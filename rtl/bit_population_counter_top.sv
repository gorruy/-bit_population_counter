==> flow/design.v <==
module bit_population_counter #(
  parameter WIDTH = 24
)(
  input  logic                       clk_i,
  input  logic                       srst_i,
  input  logic [WIDTH - 1:0]         data_i,
  input  logic                       data_val_i,
  output logic [$clog2(WIDTH) - 1:0] data_o,
  output logic                       data_val_o
);
  localparam WIDTH_ALLIGNED     = 2**$clog2(WIDTH);
  localparam OUT_DATA_SIZE      = $clog2(WIDTH);
  localparam LNUMBER_OF_WINDOWS = $clog2(WIDTH_ALLIGNED / 4);
  localparam NUMBER_OF_BUFFERS  = LNUMBER_OF_WINDOWS + 1;
  logic [WIDTH_ALLIGNED - 1:0]                                                 data_i_buf;
  logic [LNUMBER_OF_WINDOWS - 1:0]                                             data_val_buf;
  logic [NUMBER_OF_BUFFERS - 1:0][WIDTH_ALLIGNED/4 - 1:0][OUT_DATA_SIZE - 1:0] buffers;
  assign data_i_buf = (WIDTH_ALLIGNED)'(data_i);
  genvar k;
  generate
    for ( k = 0; k < WIDTH_ALLIGNED / 4; k++ )
      begin: initial_count
        assign buffers[0][k] = data_i_buf[k*4] + data_i_buf[k*4 + 1] + data_i_buf[k*4 + 2] + data_i_buf[k*4 + 3];
      end
  endgenerate
  genvar i;
  generate
    for ( i = 1; i < LNUMBER_OF_WINDOWS + 1; i++ )
      begin: adding
        always_ff @( posedge clk_i )
          begin
            for ( int j = 0; j < WIDTH_ALLIGNED / (2**(2+i)); j++ )
              begin
                buffers[i][j] <= buffers[i - 1][j*2] + buffers[i - 1][j*2 + 1];
              end
          end
      end
  endgenerate
  assign data_o = buffers[NUMBER_OF_BUFFERS - 1][0];
  always_ff @( posedge clk_i )
    begin
      if ( srst_i )
        data_val_buf <= '0;
      else
        data_val_buf <= { data_val_buf[LNUMBER_OF_WINDOWS - 2:0], data_val_i };  
    end
  assign data_val_o = data_val_buf[LNUMBER_OF_WINDOWS - 1];
endmodule
module bit_population_counter_top (
  input  logic                    clk_i,
  input  logic                    srst_i,
  input  logic [127:0]             data_i,
  input  logic                     data_val_i,
  output logic [$clog2(128) - 1:0] data_o,
  output logic                     data_val_o
);
  logic                     srst;
  logic [127:0]              data;
  logic                      data_val;
  logic [$clog2(128) - 1:0] data_output;
  logic                     data_val_output;
  always_ff @( posedge clk_i )
    begin
      srst     <= srst_i;
      data     <= data_i;
      data_val <= data_val_i; 
    end 
  bit_population_counter #(
    .WIDTH      ( 128              )
  ) bit_population_counter (
    .clk_i      ( clk_i           ),
    .srst_i     ( srst            ),
    .data_i     ( data            ),
    .data_val_i ( data_val        ),
    .data_o     ( data_output     ),
    .data_val_o ( data_val_output )  
);
  always_ff @( posedge clk_i )
    begin
      data_o     <= data_output;
      data_val_o <= data_val_output;
    end
endmodule
# Step by step through the tools: bit_population_counter_top
# The steps from the RTL of bit_population_counter_top to its reports follow in flow order.
# Line numbers count from 1 in the design file above.
# Library cell names are shortened.
inputs:
  top: "bit_population_counter_top"
  clk_port: "clk_i"
  cell_library: "sky130hd"
  corner: "tt_025C_1v80"

# Word level
# Counts by Yosys on the flattened word-level netlist (proc, flatten, opt, wreduce; memories kept). Register bits leave out memories and registers merged into their read ports (data or address); mux counts leave out enables and synchronous resets folded into registers. Print and check cells are left out. Cells with the same type and inputs are merged into one.
word_totals:
  regBits: 360
  inputBits: 131
classes:
  n_addsub: 127
op_table:
  columns: ["cell", "count"]
  rows:
  - ["adder 7 x 1 -> 7 bit", 64]
  - ["adder 7 bit", 31]
  - ["adder 1 x 1 -> 2 bit", 32]

# Longest topological paths
# Depth = most cells in a row (Yosys ltp): at word level without a register or memory, in the mapped netlist without a sequential cell, where the memories' decode and read muxes count.
depth:
  depth_word: 4
  abc_area: 0
  mapped_depth: 9
  ltp_nobuf: 9

# After synthesis
# Source: synth_stat.txt of the flow (Yosys; design flattened, memories mapped). It holds for the ABC_AREA given above (unset counts as 0); a run with the other value may have another netlist.
# Totals and module areas in this step are rounded.
types:
  columns: ["cell", "count", "type_area_um2"]
  rows:
  - ["dfxtp_1", 292, 5.85E+03]
  - ["ha_1", 182, 2.28E+03]
  - ["fa_1", 79, 1.58E+03]
  - ["inv_1", 218, 818.285]
  - ["xnor2_1", 34, 297.786]
  - ["a21oi_1", 35, 175.168]
  - ["a21o_1", 21, 157.651]
  - ["xor2_1", 18, 157.651]
  - ["o21bai_1", 20, 150.144]
  - ["o21ai_0", 24, 120.115]
  - ["a211oi_1", 14, 105.101]
  - ["nand2b_1", 14, 87.584]
  - ["nor2b_1", 13, 81.328]
  - ["nor2_1", 12, 45.043]
  - ["a211oi_2", 2, 25.024]
  - ["a21o_2", 1, 8.758]
  - ["a21oi_2", 1, 8.758]
synth_totals:
  seq_area_mm2: 0.00585
  synth_area_mm2: 0.0119
  n_buf: 0
  ffs: 292
  cell_count: 980
# By module: a second synthesis without flattening, with its own total; a netlist apart from the flattened one above.
hier_totals:
  cells_unflattened: 961
  area_unflattened_mm2: 0.0113
# Rows give one instance, submodules left out.
modules:
  columns: ["mod", "mod_area_mm2", "n_cells", "n_inst"]
  rows:
  - ["bit_population_counter #(WIDTH=128)", 0.00856, 823, 1]
  - ["bit_population_counter_top", 0.00276, 138, 1]

# Timing after synthesis
# Source: OpenSTA report_checks on the synthesized netlist (no wires, ideal clock, input and output delay 20% of the period each), path of least setup slack; recovery checks are left aside. Register names are those of the netlist, which keeps one name where synthesis merged equal registers.
synth_timing:
  kind: "reg2reg"
  start: "register data[8]"
  end: "register bit_population_counter.buffers"
  path_slack_ns: 0.456
  required_ns: 2.760
  launch_ns: 0.000
  path_delay_ns: 2.424
  setup_ns: 0.120
  stages: 10
  period_ns: 2.88
  t_arrival_ns: 2.304
  period_less_setup_slack_ns: 2.424
# "path_delay_ns" = arrival - input delay + setup time.
# "stages": output pins that drive a net of the path, with the launching flip-flop's if there is one; two outputs of one cell count as two.
# "period_less_setup_slack_ns" = period - worst setup slack (recovery checks aside). The figure is calculated, with input and output delays left at 20% of the set period.
# An end named without its bit number is one bit of that signal or, where synthesis recoded a state register, one of its new flip-flops.
# Between the ends stands the longest chain of elaborated cells between them, by number of cells; it is not shown to be the way that was timed. Of several equally long chains one is given.
# A line is the first line of the expression or statement that the cell stems from. Yosys adds cells for indexed reads and writes and turns some case tables into memories.
synth_via:
  path_cell_list: "dfxtp_1 ha_1 fa_1 inv_1 fa_1 inv_1 ha_1 inv_1 fa_1 xor2_1"
  elab_chain_cells: 4
  cone_cells: 4
  cone_lines: 2
  classes_between: "4 x add/sub"
synth_rtl:
  columns: ["item", "line_no", "rtl"]
  rows:
  - ["from (decl)", 58, "logic [127:0]              data;"]
  - ["from (assign)", 65, "data     <= data_i;"]
  - ["adder 1 x 1 -> 2 bit", 23, "assign buffers[0][k] = data_i_buf[k*4] + data_i_buf[k*4 + 1] + data_i_buf[k*4 + 2] + data_i_buf[k*4 + 3];"]
  - ["adder 7 x 1 -> 7 bit x2", 23, null]
  - ["adder 7 bit", 34, "buffers[i][j] <= buffers[i - 1][j*2] + buffers[i - 1][j*2 + 1];"]
  - ["to (assign)", 34, null]
  - ["to (decl)", 17, "logic [NUMBER_OF_BUFFERS - 1:0][WIDTH_ALLIGNED/4 - 1:0][OUT_DATA_SIZE - 1:0] buffers;"]

# Worst path after layout
# From the final timing report of run 1: the path of least setup slack in the routed layout; clock arrival at registers is part of the times.
layout_timing:
  kind: "reg2reg"
  start: "register data[48]"
  end: "register bit_population_counter.buffers"
  required_ns: 2.00
  setup_ns: 0.10
  period_ns: 1.56
  t_arrival_ns: 2.91
  path_slack_ns: -0.91
  launch_ns: 0.54
  stages: 10
# An end named without its bit number is one bit of that signal or, where synthesis recoded a state register, one of its new flip-flops.
# Between the ends stands the longest chain of elaborated cells between them, by number of cells; it is not shown to be the way that was timed. Of several equally long chains one is given.
layout_via:
  path_cell_list: "dfxtp_1 ha_4 inv_2 fa_2 fa_2 inv_2 ha_4 inv_2 fa_2 inv_1"
  elab_chain_cells: 4
  cone_cells: 4
  cone_lines: 2
  classes_between: "4 x add/sub"
layout_rtl:
  columns: ["item", "line_no", "rtl"]
  rows:
  - ["from (decl)", 58, "logic [127:0]              data;"]
  - ["from (assign)", 65, "data     <= data_i;"]
  - ["adder 1 x 1 -> 2 bit", 23, "assign buffers[0][k] = data_i_buf[k*4] + data_i_buf[k*4 + 1] + data_i_buf[k*4 + 2] + data_i_buf[k*4 + 3];"]
  - ["adder 7 x 1 -> 7 bit x2", 23, null]
  - ["adder 7 bit", 34, "buffers[i][j] <= buffers[i - 1][j*2] + buffers[i - 1][j*2 + 1];"]
  - ["to (assign)", 34, null]
  - ["to (decl)", 17, "logic [NUMBER_OF_BUFFERS - 1:0][WIDTH_ALLIGNED/4 - 1:0][OUT_DATA_SIZE - 1:0] buffers;"]

Subject: bit_population_counter_top on sky130hd, stored results

Hello all,

Design bit_population_counter_top on sky130hd. What follows are 2 stored runs of the flow, each under its own settings; their order means nothing. The constraints put input and output delay at 20% of the set period each and load the outputs with 0.01 pF.
"timing.achieved_period_ns": clock period set for the run, less the worst setup slack. It is reckoned from that one timing run; input and output delays stay at 20% of the period that was set.
"worstPathTime_ns" is the time allowed to the run's worst setup path (the clock period less input and output delay, where it has them) less its slack. Clock arrival times count: a late capture clock shortens it, a late launch clock lengthens it.
"final_power_uw": no workload was simulated; the value follows from the tool's default switching activity.
Values from the reports are rounded here.

--- run 1 ---
==> flow/run.sh <==
#!/bin/bash
# the make line also repeats the synthesis and layout settings of config.mk as NAME=value (left out here)
make -C /OpenROAD-flow-scripts/flow DESIGN_CONFIG=/design/flow/config.mk WORK_HOME=/design/flow/orfs CLKGATE_MAP_FILE= finish
==> flow/config.mk <==
export PLATFORM = sky130hd
export DESIGN_NAME = bit_population_counter_top
export DESIGN_NICKNAME = bit_population_counter_top
export VERILOG_FILES = /design/flow/design.v
export SDC_FILE = /design/flow/constraint.sdc
export NUM_CORES = 4
export LEC_CHECK = 0
export CAP_MARGIN = 20
export CELL_PAD_IN_SITES_DETAIL_PLACEMENT = 0
export CELL_PAD_IN_SITES_GLOBAL_PLACEMENT = 1
export CORE_MARGIN = 2
export CORE_UTILIZATION = 32
export CTS_CLUSTER_DIAMETER = 53
export GPL_TIMING_DRIVEN = 1
export MIN_ROUTING_LAYER = met2
export PLACE_DENSITY = 0.54
export SETUP_SLACK_MARGIN = 0.07
export SLEW_MARGIN = 10
==> flow/constraint.sdc <==
create_clock -name core_clock -period 1.56 [get_ports {clk_i}]
set_input_delay 0.3120 -clock core_clock [delete_from_list [all_inputs] [get_ports {clk_i}]]
set_output_delay 0.3120 -clock core_clock [all_outputs]
set_load 0.01 [all_outputs]

==> results, as YAML <==
results:
  hold_ws_ns: 0.203
  final_power_uw: 30800
  setup_worst_slack_ns: -0.911
  synth_chip_area_mm2: 0.0119
  total_negative_slack_ns: -43.3
  timing.achieved_period_ns: 2.471
  worstPathTime_ns: 2.47
  path_kind: "reg2reg"
  dieArea_mm2: 0.0389
  util_pct: 46.2
  finalCellArea_mm2: 0.0169

--- run 2 ---
==> flow/run.sh <==
#!/bin/bash
# the make line also repeats the synthesis and layout settings of config.mk as NAME=value (left out here)
make -C /OpenROAD-flow-scripts/flow DESIGN_CONFIG=/design/flow/config.mk WORK_HOME=/design/flow/orfs CLKGATE_MAP_FILE= finish
==> flow/config.mk <==
export PLATFORM = sky130hd
export DESIGN_NAME = bit_population_counter_top
export DESIGN_NICKNAME = bit_population_counter_top
export VERILOG_FILES = /design/flow/design.v
export SDC_FILE = /design/flow/constraint.sdc
export NUM_CORES = 4
export LEC_CHECK = 0
export CAP_MARGIN = 20
export CORE_MARGIN = 2
export CORE_UTILIZATION = 40
export SLEW_MARGIN = 20
==> flow/constraint.sdc <==
create_clock -name core_clock -period 2.58 [get_ports {clk_i}]
set_input_delay 0.5160 -clock core_clock [delete_from_list [all_inputs] [get_ports {clk_i}]]
set_output_delay 0.5160 -clock core_clock [all_outputs]
set_load 0.01 [all_outputs]

==> results, as YAML <==
results:
  hold_ws_ns: 0.325
  final_power_uw: 16600
  setup_worst_slack_ns: 0.066
  synth_chip_area_mm2: 0.0119
  total_negative_slack_ns: 0.000
  timing.achieved_period_ns: 2.514
  worstPathTime_ns: 2.51
  path_kind: "reg2reg"
  dieArea_mm2: 0.0313
  util_pct: 51.3
  finalCellArea_mm2: 0.0151

Thanks
